==> flow/design.v <==
module AM2940_top (
    input clk,
    input oena,  
    input cinac,  
    input cinwc,  
    input [3 - 1: 0] instruction,
    inout [8 - 1: 0] data,
    output [8 - 1: 0] output_address,
    output conac,  
    output conwc,  
    output done
);
    wire [8 - 1: 0] address;
    wire [8 - 1: 0] word_cnt;
    wire [3 - 1: 0] control;
    wire [8 - 1: 0] sel_address;  
    wire [8 - 1: 0] sel_word_cnt;  
    wire [8 - 1: 0] next_address;
    wire [8 - 1: 0] next_word_cnt;
    wire plar;  
    wire plwcr;  
    wire plcr;  
    wire sela;  
    wire selw;  
    wire [1: 0] seld;  
    wire resac;  
    wire plac;  
    wire enac;  
    wire incac;  
    wire decac;  
    wire reswc;  
    wire plwc;  
    wire enwc;  
    wire incwc;  
    wire decwc;  
    wire oed;
    wire [8 - 1: 0] sel_data;
    wire [8 - 1: 0] next_data;
    assign oed = ~ instruction[2] & | instruction[1: 0];
    assign data = oed ? sel_data : 'hZZ;
    assign oend = instruction == 0
    				| instruction == 5
    				| instruction == 6;
    assign next_data = oend ? data: sel_data;
	assign output_address = oena ? 'hZZ : next_address;
	InstructionDecoder InstructionDecoder (
		.instruction(instruction),
		.control(control),
		.plar(plar),
		.plwcr(plwcr),
		.plcr(plcr),
		.sela(sela),
		.selw(selw),
		.seld(seld),
		.resac(resac),
		.plac(plac),
		.enac(enac),
		.incac(incac),
		.decac(decac),
		.reswc(reswc),
		.plwc(plwc),
		.enwc(enwc),
		.incwc(incwc),
		.decwc(decwc)
	);
    Register AddressRegister (
        .clk(clk),
        .pl(plar),
        .di(next_data),
        .do(address)
    );
    Register WordCountRegister (
        .clk(clk),
        .pl(plwcr),
        .di(next_data),
        .do(word_cnt)
    );
    Register #(.DATA_LENGTH(3)) ControlRegister (
        .clk(clk),
        .pl(plcr),
        .di(next_data[2:0]),
        .do(control)
    );
    Mux2To1 AddressMux (
        .sel(sela),
        .di0(next_data),
        .di1(address),
        .do(sel_address)
    );
    Mux2To1 WordCountMux (
        .sel(selw),
        .di0(next_data),
        .di1(word_cnt),
        .do(sel_word_cnt)
    );
    Mux3To1 DataMux (
        .sel(seld),
        .di0({5'b11111, control}),
        .di1(next_word_cnt),
        .di2(next_address),
        .do(sel_data)
    );
    Counter AddressCounter (
        .clk(clk),
        .res(resac),
        .pl(plac),
        .en(enac),
        .inc(incac),
        .dec(decac),
        .cin(cinac),
        .di(sel_address),
        .con(conac),
        .do(next_address)
    );
    Counter WordCountCounter (
        .clk(clk),
        .res(reswc),
        .pl(plwc),
        .en(enwc),
        .inc(incwc),
        .dec(decwc),
        .cin(cinwc),
        .di(sel_word_cnt),
        .con(conwc),
        .do(next_word_cnt)
    );
    TransferCompleteCircuitry TransferCompleteCircuitry (
    	.next_address(next_address),
    	.next_word_cnt(next_word_cnt),
    	.word_cnt(word_cnt),
    	.ctrl_mode(control[1: 0]),
    	.cinwc(cinwc),
    	.done(done)
    );
endmodule  
module Counter #(
    parameter integer DATA_LENGTH = 8
)
(
    input clk,
    input res,
    input pl,
    input en,
    input inc,
    input dec,
    input cin,  
    input [DATA_LENGTH - 1: 0] di,
    output reg con,  
    output reg [DATA_LENGTH - 1: 0] do
);
    always @(posedge clk) begin
        con <= 1;
        if (res)
            do <= 0;
        else if (pl)
            do <= di;
        else if (en & ~ cin)
        	if (inc) begin
        		if (& do)
        			con <= 0;
            	do <= do + 1;
            end
        	else if (dec) begin
        		if (~| do)
        			con <= 0;
            	do <= do - 1;
            end
    end
endmodule  
module InstructionDecoder (
	input [3 - 1: 0] instruction,
	input [3 - 1: 0] control,
    output plar,  
    output plwcr,  
    output plcr,  
    output sela,  
    output selw,  
    output [1: 0] seld,  
    output resac,  
    output plac,  
    output enac,  
    output incac,  
    output decac,  
    output reswc,  
    output plwc,  
    output enwc,  
    output incwc,  
    output decwc  
);
    wire [1: 0] ctrl_mode;
    assign ctrl_mode = control[1: 0];
    assign plar = instruction == 5;
    assign plwcr = instruction == 6;
    assign plcr = instruction == 0;
    assign sela = instruction == 4;
    assign selw = instruction == 4;
    assign seld = instruction[1: 0] - 1;
    assign resac = 0;
    assign plac = instruction[2: 1] == 'b10;
    assign enac = instruction == 7;
    assign incac = ~ control[2];
    assign decac = control[2];
    assign reswc = instruction == 4 & ctrl_mode == 1
    				| instruction == 6 & ctrl_mode == 1;
    assign plwc = instruction[2] & ~ instruction[0];
    assign enwc = instruction == 7 & ctrl_mode != 2;
    assign incwc = ctrl_mode[0];
    assign decwc = ctrl_mode == 0;
endmodule  
module Mux2To1 #(
    parameter integer DATA_LENGTH = 8
)
(
    input sel,
    input [DATA_LENGTH - 1: 0] di0,
    input [DATA_LENGTH - 1: 0] di1,
    output [DATA_LENGTH - 1: 0] do
);
    assign do = sel ? di1 : di0;
endmodule  
module Mux3To1 #(
    parameter DATA_LENGTH = 8
)
(
    input [1: 0] sel,
    input [DATA_LENGTH - 1: 0] di0,
    input [DATA_LENGTH - 1: 0] di1,
    input [DATA_LENGTH - 1: 0] di2,
    output [DATA_LENGTH - 1: 0] do
);
    assign do = sel[1] ? di2 :
                    sel[0] ? di1 : di0;
endmodule  
module Register #(
	parameter integer DATA_LENGTH = 8
)
(
    input clk,
    input pl,
    input [DATA_LENGTH - 1: 0] di,
    output reg [DATA_LENGTH - 1: 0] do
);
    always @(posedge clk)
        if (pl)
            do <= di;
endmodule  
module TransferCompleteCircuitry #(
    parameter integer DATA_LENGTH = 8
)
(
    input [DATA_LENGTH - 1: 0] next_address,
    input [DATA_LENGTH - 1: 0] next_word_cnt,
    input [DATA_LENGTH - 1: 0] word_cnt,
    input [1: 0] ctrl_mode,
    input cinwc,
    output reg done
);
    always @*
        casex ({ctrl_mode, cinwc})
            'b00_0: done <= next_word_cnt == 1;
            'b00_1: done <= ~| next_word_cnt;
            'b01_0: done <= next_word_cnt + 1 == word_cnt;
            'b01_1: done <= next_word_cnt == word_cnt;
            'b10_x: done <= next_word_cnt == next_address;
            'b11_x: done <= 0;
            default: done <= 1'bx;
        endcase
endmodule  
=== Step by step through the tools: AM2940_top ===
Tool output for the design above, in the order of the flow.
Lines are those of the file above, counted from 1.
Cell names lack the library's common part.
Not given: n/a

* Top: AM2940_top
* Clock port: clk
* Library: sky130hd
* Library corner: tt_025C_1v80

=== After elaboration ===
Source: Yosys, flattened and elaborated, memories not mapped. Widths are those after wreduce. Registers that Yosys merges into a memory's read port (data or address) are not register bits. Print and check cells do not count. Equal cells are merged and count once.

* Bits in registers: 37
* Input port bits: 7
* Output and inout bits: 19
* Elaborated cells: 81

* $add $sub $neg: 5
* Eq/ne operators: 16
* Mux-type cells: 22
* Bitwise logic cells: 16
* Reduce/logical cells: 15

{| class="wikitable"
|+ Operator list
! cell !! number
|-
| 8-bit two-way mux || 14
|-
| 32-bit by 8-bit == test with 1-bit output || 1
|-
| 8-bit by 1-bit subtractor with 8-bit output (second input constant) || 2
|-
| 8-bit == test || 2
|-
| 8-bit AND reduction || 2
|-
| 8-bit OR reduction || 2
|-
| 3-bit == test (second input constant) || 4
|-
| 8-bit by 1-bit adder with 9-bit output (second input constant) || 1
|-
| 8-bit by 1-bit adder with 8-bit output (second input constant) || 1
|-
| 8-bit by 1-bit == test with 1-bit output (second input constant) || 1
|-
| 1-bit AND || 7
|-
| 1-bit two-way mux || 7
|-
| 1-bit inverter || 6
|-
| 2-bit == test (second input constant) || 3
|-
| 3-bit by 2-bit == test with 1-bit output (second input constant) || 2
|-
| 3-bit zero test || 2
|-
| 1-bit case mux with 6-bit select || 1
|-
| 2-bit nonzero test || 2
|-
| 2-bit OR reduction || 2
|-
| 1-bit OR || 3
|-
| 3-bit by 1-bit == test with 1-bit output (second input constant) || 1
|-
| 3-bit nonzero test || 1
|-
| 3-bit OR reduction || 1
|-
| 2-bit by 1-bit subtractor with 2-bit output (second input constant) || 1
|-
| 2-bit by 1-bit == test with 1-bit output (second input constant) || 1
|-
| 2-bit != test (second input constant) || 1
|-
| 2-bit zero test || 1
|-
| 2-bit AND reduction || 1
|-
| 1-bit zero test || 1
|}

=== Longest topological paths ===
Depth = most cells in a row (Yosys ltp): at word level without a register or memory, in the mapped netlist without a sequential cell, where the memories' decode and read muxes count.

* Word-level depth: 7
* ABC_AREA: 0
* Depth in mapped cells: 9
* Depth with buffers taken out: 7

=== Synthesis result ===
The flow's flattened synthesis, as Yosys stat reports it; memories are mapped. The netlist is that of the ABC_AREA named above (0 if unset); the other value can give another one.
Totals and module areas in this step are rounded.

* Cell count: 299
* Synthesis area: 0.0028 mm²
* Area of sequential cells: 0.001011 mm²
* Flip-flop cells: 37
* Buffer cells: 19

{| class="wikitable"
|+ Cells by type
! cell !! number !! total area (µm²)
|-
| edfxtp_1 || 27 || 810.778
|-
| dfxtp_1 || 10 || 200.192
|-
| ha_1 || 13 || 162.656
|-
| mux2i_1 || 13 || 130.125
|-
| xor2_1 || 13 || 113.859
|-
| nor2_1 || 25 || 93.84
|-
| a21oi_1 || 18 || 90.086
|-
| xnor2_1 || 10 || 87.584
|-
| a211oi_1 || 11 || 82.579
|-
| nand2_1 || 20 || 75.072
|-
| nand2b_1 || 10 || 62.56
|-
| nor2b_1 || 10 || 62.56
|-
| a221oi_1 || 5 || 43.792
|-
| inv_1 || 11 || 41.29
|-
| buf_2 || 8 || 40.038
|-
| nand3_1 || 8 || 40.038
|-
| o21ai_0 || 7 || 35.034
|-
| nand4_1 || 5 || 31.28
|}

Other cell types: 44; their cells: 75.
The figures by module come from a second, unflattened synthesis with its own total; it is not the netlist above.

* Cells (unflattened synthesis): 349
* Area (unflattened synthesis): 0.003253 mm²

Rows give one instance, submodules left out.

{| class="wikitable"
|+ By module
! module !! times used !! cells !! area (mm²) !! seq. area (mm²)
|-
| Counter || 2 || 94 || 0.0007807 || 0.0001802
|-
| TransferCompleteCircuitry || 1 || 71 || 0.0005042 || 0
|-
| Register || 2 || 8 || 0.0002402 || 0.0002402
|-
| Mux2To1 || 2 || 9 || 0.0001314 || 0
|-
| InstructionDecoder || 1 || 26 || 0.0001777 || 0
|-
| Mux3To1 || 1 || 26 || 0.0001727 || 0
|-
| Register #(DATA_LENGTH=3) || 1 || 3 || 0.0000901 || 0.0000901
|-
| AM2940_top || 1 || 1 || 0.0000038 || 0
|}

=== Path before layout ===
OpenSTA on the mapped netlist: ideal clock, no wires. The path of least setup slack (recovery checks aside). Input and output delay are each 20% of the period. Register names are those of the netlist, which keeps one name where synthesis merged equal registers.

* Path kind: input -> output
* From: in instruction[0]
* To: out data[4]
* Period: 3110 ps
* External output delay: 622 ps
* Time at the first pin: 622 ps
* Arrival: 1981 ps
* Path slack: 507 ps
* Delay of the path: 1359 ps
* Stages: 7
* Synthesis period reached: 2603 ps

"delay of the path" = arrival - input delay + setup time.
At an output port there is no setup time.
"stages" counts driving pins, that of a launching flip-flop among them; a cell with two outputs on the path counts twice.
"synthesis period reached" is the clock period less the worst setup slack; recovery checks do not enter. This is arithmetic on one report: input and output delays are still those of the set period (20% each).
Between the ends stands the longest chain of elaborated cells between them, by number of cells; it is not shown to be the way that was timed. Of several equally long chains one is given.
Each line given opens the expression or statement behind the cell; cells for indexed reads and writes are added by Yosys, which also makes memories of some case tables.

* Path through: buf_2 > inv_1 > ha_1 > buf_2 > clkbuf_1 > nor2_1 > a21oi_1
* Length of the longest elaborated chain: 4
* Elaborated cells between the ends (all ways): 6

{| class="wikitable"
|+ Ends and longest elaborated chain, after synthesis
! element !! RTL line !! RTL
|-
| from (decl) || 6 || <nowiki>input [3 - 1: 0] instruction,</nowiki>
|-
| 2-bit by 1-bit subtractor with 2-bit output || 197 || <nowiki>assign seld = instruction[1: 0] - 1;</nowiki>
|-
| 8-bit two-way mux || 232 || <nowiki>sel[0] ? di1 : di0;</nowiki>
|-
| 8-bit two-way mux || 231 || <nowiki>assign do = sel[1] ? di2 :</nowiki>
|-
| 8-bit two-way mux || 40 || <nowiki>assign data = oed ? sel_data : 'hZZ;</nowiki>
|-
| to (decl) || 7 || <nowiki>inout [8 - 1: 0] data,</nowiki>
|}

=== Worst path after layout ===
Path of least setup slack in the final report of flow run 1 (OpenROAD, finished layout, wires in). Where an end is a register, its clock arrival counts in the times.
The path's times are printed in steps of 10 ps; the period is the one set.

* Path kind: register -> output
* From: reg ControlRegister.do[1]
* To: out done
* Period: 2720 ps
* External output delay: 540 ps
* Time at the first pin: 290 ps
* Arrival: 2030 ps
* Path slack: 140 ps
* Stages: 6

Between the ends stands the longest chain of elaborated cells between them, by number of cells; it is not shown to be the way that was timed. Of several equally long chains one is given.

* Path through: edfxtp_1 > nor2b_1 > or4_1 > a211o_1 > o211ai_1 > buf_2
* Length of the longest elaborated chain: 2
* Elaborated cells between the ends (all ways): 7

{| class="wikitable"
|+ Ends and longest elaborated chain, after layout
! element !! RTL line !! RTL
|-
| from (decl) || 241 || <nowiki>output reg [DATA_LENGTH - 1: 0] do</nowiki>
|-
| from (assign) || 245 || <nowiki>do <= di;</nowiki>
|-
| 2-bit == test || 259 || <nowiki>casex ({ctrl_mode, cinwc})</nowiki>
|-
| 1-bit case mux with 6-bit select || 259 ||
|-
| to (decl) || 11 || <nowiki>output done</nowiki>
|}

==> results <==
Module AM2940_top, platform sky130hd: 2 stored runs of the flow (Yosys, OpenROAD) with differing settings, in no particular order. Input and output delays are each 20% of the period that was set; the output load is 0.01 pF.
By "achieved clock period" is meant the clock period of the run minus its worst setup slack. This is arithmetic on one report: input and output delays are still those of the set period (20% each).
"worst setup path time": the worst setup path's part of the clock period (all of it between registers, 20% less for each end at a port) less its slack. A launch clock that arrives late makes it longer, a capture clock that arrives late makes it shorter.
"power": no workload was simulated; the value follows from the tool's default switching activity.
"worst setup path time" is known to 10 ps.
The measured numbers are rounded.

Flow run 1
==> flow/run.sh <==
#!/bin/bash
# the make line also repeats the synthesis and layout settings of config.mk as NAME=value (left out here)
make -C /OpenROAD-flow-scripts/flow DESIGN_CONFIG=/design/flow/config.mk WORK_HOME=/design/flow/orfs CLKGATE_MAP_FILE= finish
==> flow/config.mk <==
export PLATFORM = sky130hd
export DESIGN_NAME = AM2940_top
export DESIGN_NICKNAME = AM2940_top
export VERILOG_FILES = /design/flow/design.v
export SDC_FILE = /design/flow/constraint.sdc
export NUM_CORES = 4
export LEC_CHECK = 0
export CAP_MARGIN = 20
export CORE_MARGIN = 2
export CORE_UTILIZATION = 40
export SETUP_SLACK_MARGIN = 0.22
export SLEW_MARGIN = 20
==> flow/constraint.sdc <==
create_clock -name core_clock -period 2.72 [get_ports {clk}]
set_input_delay 0.5440 -clock core_clock [delete_from_list [all_inputs] [get_ports {clk}]]
set_output_delay 0.5440 -clock core_clock [all_outputs]
set_load 0.01 [all_outputs]

==> results of flow run 1 <==
chip area after synthesis (Yosys): 0.0028 mm²
die area: 0.007686 mm²
standard-cell area of the final layout: 0.00361 mm²
utilization: 0.531
worst setup slack after layout: 144 ps
total negative slack: 0 ps
worst hold slack: 347 ps
power: 1876 uW
achieved clock period: 2576 ps
worst setup path time: 2030 ps
worst setup path kind: register -> output

Flow run 2
==> flow/run.sh <==
#!/bin/bash
# the make line also repeats the synthesis and layout settings of config.mk as NAME=value (left out here)
make -C /OpenROAD-flow-scripts/flow DESIGN_CONFIG=/design/flow/config.mk WORK_HOME=/design/flow/orfs CLKGATE_MAP_FILE= finish
==> flow/config.mk <==
export PLATFORM = sky130hd
export DESIGN_NAME = AM2940_top
export DESIGN_NICKNAME = AM2940_top
export VERILOG_FILES = /design/flow/design.v
export SDC_FILE = /design/flow/constraint.sdc
export NUM_CORES = 4
export LEC_CHECK = 0
export ABC_AREA = 1
export CAP_MARGIN = 25
export CELL_PAD_IN_SITES_GLOBAL_PLACEMENT = 3
export CORE_ASPECT_RATIO = 0.72
export CORE_MARGIN = 2
export CORE_UTILIZATION = 24
export GPL_ROUTABILITY_DRIVEN = 0
export MAX_ROUTING_LAYER = met5
export PLACE_DENSITY_LB_ADDON = 0.23
export SETUP_SLACK_MARGIN = -0.26
export SLEW_MARGIN = 20
export TNS_END_PERCENT = 25
==> flow/constraint.sdc <==
create_clock -name core_clock -period 2.73 [get_ports {clk}]
set_input_delay 0.5460 -clock core_clock [delete_from_list [all_inputs] [get_ports {clk}]]
set_output_delay 0.5460 -clock core_clock [all_outputs]
set_load 0.01 [all_outputs]

==> results of flow run 2 <==
chip area after synthesis (Yosys): 0.002866 mm²
die area: 0.01285 mm²
standard-cell area of the final layout: 0.003725 mm²
utilization: 0.323
worst setup slack after layout: 92 ps
total negative slack: 0 ps
worst hold slack: 349 ps
power: 2239 uW
achieved clock period: 2638 ps
worst setup path time: 1550 ps
worst setup path kind: input -> output
